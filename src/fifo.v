==> flow/design.v <==
module fifo(
        input               clk     ,
        input  [31:0]       data_i  ,
        input               write_en,
        input               read_en ,
        output reg [31:0]   data_o  ,
        output              full    ,
        output              empty         
);
reg [31:0] memory [0:31];
reg [5:0] write_ptr;
reg [5:0] read_ptr;
integer i;
assign full  =((write_ptr[4:0]==read_ptr[4:0]) && (write_ptr[5]!=read_ptr[5]));
assign empty =((write_ptr[4:0]==read_ptr[4:0]) && (write_ptr[5]==read_ptr[5]));
initial begin
    for(i=0;i<32;i=i+1)begin
        memory[i]=32'b0;
    end
    write_ptr=5'b0;
    read_ptr =5'b0;
end
always@(posedge clk)begin
    if(write_en && !full)begin
        memory[write_ptr[4:0]]<=data_i;
        write_ptr=write_ptr+1;
    end
end
always@(posedge clk)begin
    if(read_en && !empty)begin
        data_o<=memory[read_ptr[4:0]];
        read_ptr<=read_ptr;
    end
end
endmodule
## Reports on fifo

Tool output for the design above, in the order of the flow.
Lines are those of the file above, counted from 1.
Cell names lack the library's common part.
Not given: --

| set-up | value |
|---|---|
| top | fifo |
| clock port | clk |
| library | sky130hd |
| corner | tt_025C_1v80 |

## After elaboration

Counts by Yosys on the flattened word-level netlist (proc, flatten, opt, wreduce; memories kept). Register bits leave out memories and registers merged into their read ports (data or address); mux counts leave out enables and synchronous resets folded into registers. Print and check cells are left out. Cells with the same type and inputs are merged into one.
Yosys's memory passes give these memory sizes; they may raise the number of words (mostly to a power of two), join words into wider ones and drop unused or constant bits.

| storage and ports | value |
|---|---|
| bits in registers | 6 |
| memory bits (writable) | 1024 |
| clocked read ports x word width | 32 |
| memory cells | 1 |
| input port bits | 35 |
| output and inout bits | 34 |
| cells after elaboration | 14 |

| operators by class | value |
|---|---|
| $add $sub $neg | 1 |
| multiplexer cells | 3 |
| bitwise operators | 1 |
| reductions and logical operators | 7 |

Memories:

| name | words | bits a word | read ports | wr ports | line | RTL |
|---|---|---|---|---|---|---|
| memory | 32 | 32 | 1 | 1 | 10 | `reg [31:0] memory [0:31];` |

Operators by type and width:

| operator | count |
|---|---|
| 32-bit two-way mux | 1 |
| 6-bit by 1-bit adder with 6-bit output (second input constant) | 1 |
| 5-bit zero test | 1 |
| 5-bit two-way mux | 1 |
| 1-bit logical AND | 4 |
| 1-bit zero test | 2 |
| 1-bit NOT | 1 |
| 1-bit two-way mux | 1 |

## Longest topological paths

Longest topological path by Yosys (ltp), each cell counted once; first at word level (registers and memories cut), then after technology mapping (sequential cells cut; the memories' decode and read muxes count).

| depth | value |
|---|---|
| word-level depth | 5 |
| ABC_AREA | 0 |
| mapped depth | 5 |
| depth with buffers taken out | 5 |

## Mapped cells and area

The flow's flattened synthesis, as Yosys stat reports it; memories are mapped. The netlist is that of the ABC_AREA named above (0 if unset); the other value can give another one.
Totals and module areas in this step are rounded.

| mapped netlist | value |
|---|---|
| cells in the netlist | 88 |
| mapped area | 2235 µm² |
| area of sequential cells | 2102 µm² |
| flip-flops | 70 |
| buffer cells | 0 |

Cell types:

| type | count | total area (µm²) |
|---|---|---|
| edfxtp_1 | 70 | 2.1E+03 |
| ha_1 | 2 | 25.024 |
| xnor2_1 | 2 | 17.517 |
| xor2_1 | 2 | 17.517 |
| nor4b_2 | 1 | 15.014 |
| and2_1 | 2 | 12.512 |
| nor2b_1 | 2 | 12.512 |
| nand3_1 | 2 | 10.01 |
| and2b_1 | 1 | 7.507 |
| inv_1 | 2 | 7.507 |
| nand2_1 | 1 | 3.754 |
| nor2_1 | 1 | 3.754 |

## Timing after synthesis

Path of least setup slack by OpenSTA after synthesis, without wires, with an ideal clock, recovery checks aside; 20% of the period is set as input and as output delay. Where synthesis merged equal registers, the netlist keeps one of their names.

| timing after synthesis | value |
|---|---|
| path kind | register -> register |
| start point | reg write_ptr[0] |
| end point | reg data_o[0] |
| period | 3.21 ns |
| setup time | 0.425 ns |
| launch time at the first pin | 0.000 ns |
| data arrival time | 2.394 ns |
| required time | 2.785 ns |
| slack | 0.391 ns |
| path delay | 2.819 ns |
| driving pins on the path | 6 |
| path buffers | 0 |
| period reached after synthesis | 2.819 ns |

"path delay" = arrival - input delay + setup time.
"driving pins on the path" counts driving pins, that of a launching flip-flop among them; a cell with two outputs on the path counts twice.
"period reached after synthesis" is the clock period less the worst setup slack; recovery checks do not enter. This is arithmetic on one report: input and output delays are still those of the set period (20% each).
Between the ends stands the longest chain of elaborated cells between them, by number of cells; it is not shown to be the way that was timed. Of several equally long chains one is given.
Each line given opens the expression or statement behind the cell; cells for indexed reads and writes are added by Yosys, which also makes memories of some case tables.

| on the way, after synthesis | value |
|---|---|
| cells stage by stage | edfxtp_1 > inv_1 > ha_1 > nor4b_2 > and2b_1 > nor2b_1 |
| cells in the longest elaborated chain | 4 |
| elaborated cells on any way between the ends | 4 |
| classes of those cells | 4 x reduce/logical |

RTL lines, path after synthesis:

| item | line | RTL |
|---|---|---|
| from (decl) | 11 | `reg [5:0] write_ptr;` |
| from (assign) | 26 | `write_ptr=write_ptr+1;` |
| 5-bit zero test | 15 | `assign empty =((write_ptr[4:0]==read_ptr[4:0]) && (write_ptr[5]==read_ptr[5]));` |
| 1-bit logical AND | 15 |  |
| 1-bit zero test | 30 | `if(read_en && !empty)begin` |
| 1-bit logical AND | 30 |  |
| to (decl) | 6 | `output reg [31:0]   data_o  ,` |

Nets of the timed path that keep an RTL name, with a line that drives or declares them; the list need not be complete.

Nets with RTL names, path after synthesis:

| net | line |
|---|---|
| empty | 15 |

## Worst path after layout

Path of least setup slack in the final report of run A (OpenROAD, finished layout, wires in). Where an end is a register, its clock arrival counts in the times.

| timing after layout | value |
|---|---|
| path kind | register -> output |
| start point | reg write_ptr[0] |
| end point | out empty |
| period | 2.86 ns |
| external output delay | 0.57 ns |
| launch time at the first pin | 0.32 ns |
| data arrival time | 1.99 ns |
| required time | 2.29 ns |
| slack | 0.30 ns |
| driving pins on the path | 6 |
| path buffers | 1 |

Between the ends stands the longest chain of elaborated cells between them, by number of cells; it is not shown to be the way that was timed. Of several equally long chains one is given.

| on the way, after layout | value |
|---|---|
| cells stage by stage | edfxtp_1 > inv_1 > ha_1 > nor4b_2 > and2b_1 > clkdlybuf4s50_1 |
| cells in the longest elaborated chain | 2 |
| elaborated cells on any way between the ends | 2 |
| classes of those cells | 2 x reduce/logical |

RTL lines, path after layout:

| item | line | RTL |
|---|---|---|
| from (decl) | 11 | `reg [5:0] write_ptr;` |
| from (assign) | 26 | `write_ptr=write_ptr+1;` |
| 5-bit zero test | 15 | `assign empty =((write_ptr[4:0]==read_ptr[4:0]) && (write_ptr[5]==read_ptr[5]));` |
| 1-bit logical AND | 15 |  |
| to (decl) | 8 | `output              empty` |

Subject: flow runs of fifo

Hi,

Measured results for fifo: 2 stored runs of the Yosys and OpenROAD flow on sky130hd. The settings differ; the order carries no meaning. The constraints put input and output delay at 20% of the set period each and load the outputs with 0.01 pF.
"critical setup path time": the worst setup path's part of the clock period (all of it between registers, 20% less for each end at a port) less its slack. A launch clock that arrives late makes it longer, a capture clock that arrives late makes it shorter.
By "power" is meant OpenSTA's value without simulated activity: inputs other than the clock are taken to toggle once in ten clock periods, and the tool carries that through the logic.
Measured values are rounded.

#### Run A

| setting | value |
|---|---|
| period_ns | `2.86` |
| SETUP_SLACK_MARGIN | `-0.28` |
| CAP_MARGIN | `20` |
| CORE_MARGIN | `2` |
| CORE_UTILIZATION | `40` |
| SLEW_MARGIN | `20` |

| result | value |
|---|---|
| synthesized cell area | 2235 µm² |
| overall die area | 6201 µm² |
| area of the standard cells in the finished layout | 3197 µm² |
| worst setup slack after layout | 0.300 ns |
| final setup TNS | 0.000 ns |
| power | 1988 µW |
| critical setup path time | 1.99 ns |
| critical path type | register -> output |

#### Run B

| setting | value |
|---|---|
| period_ns | `4.2` |
| CORE_UTILIZATION | `56` |
| HOLD_SLACK_MARGIN | `0.12` |
| CORE_ASPECT_RATIO | `0.99` |
| CELL_PAD_IN_SITES_DETAIL_PLACEMENT | `0` |
| CTS_CLUSTER_SIZE | `15` |
| CAP_MARGIN | `5` |
| CORE_MARGIN | `2` |
| SLEW_MARGIN | `20` |

| result | value |
|---|---|
| synthesized cell area | 2235 µm² |
| overall die area | 4512 µm² |
| area of the standard cells in the finished layout | 3219 µm² |
| worst setup slack after layout | 1.224 ns |
| final setup TNS | 0.000 ns |
| power | 1505 µW |
| critical setup path time | 2.14 ns |
| critical path type | register -> output |

Regards
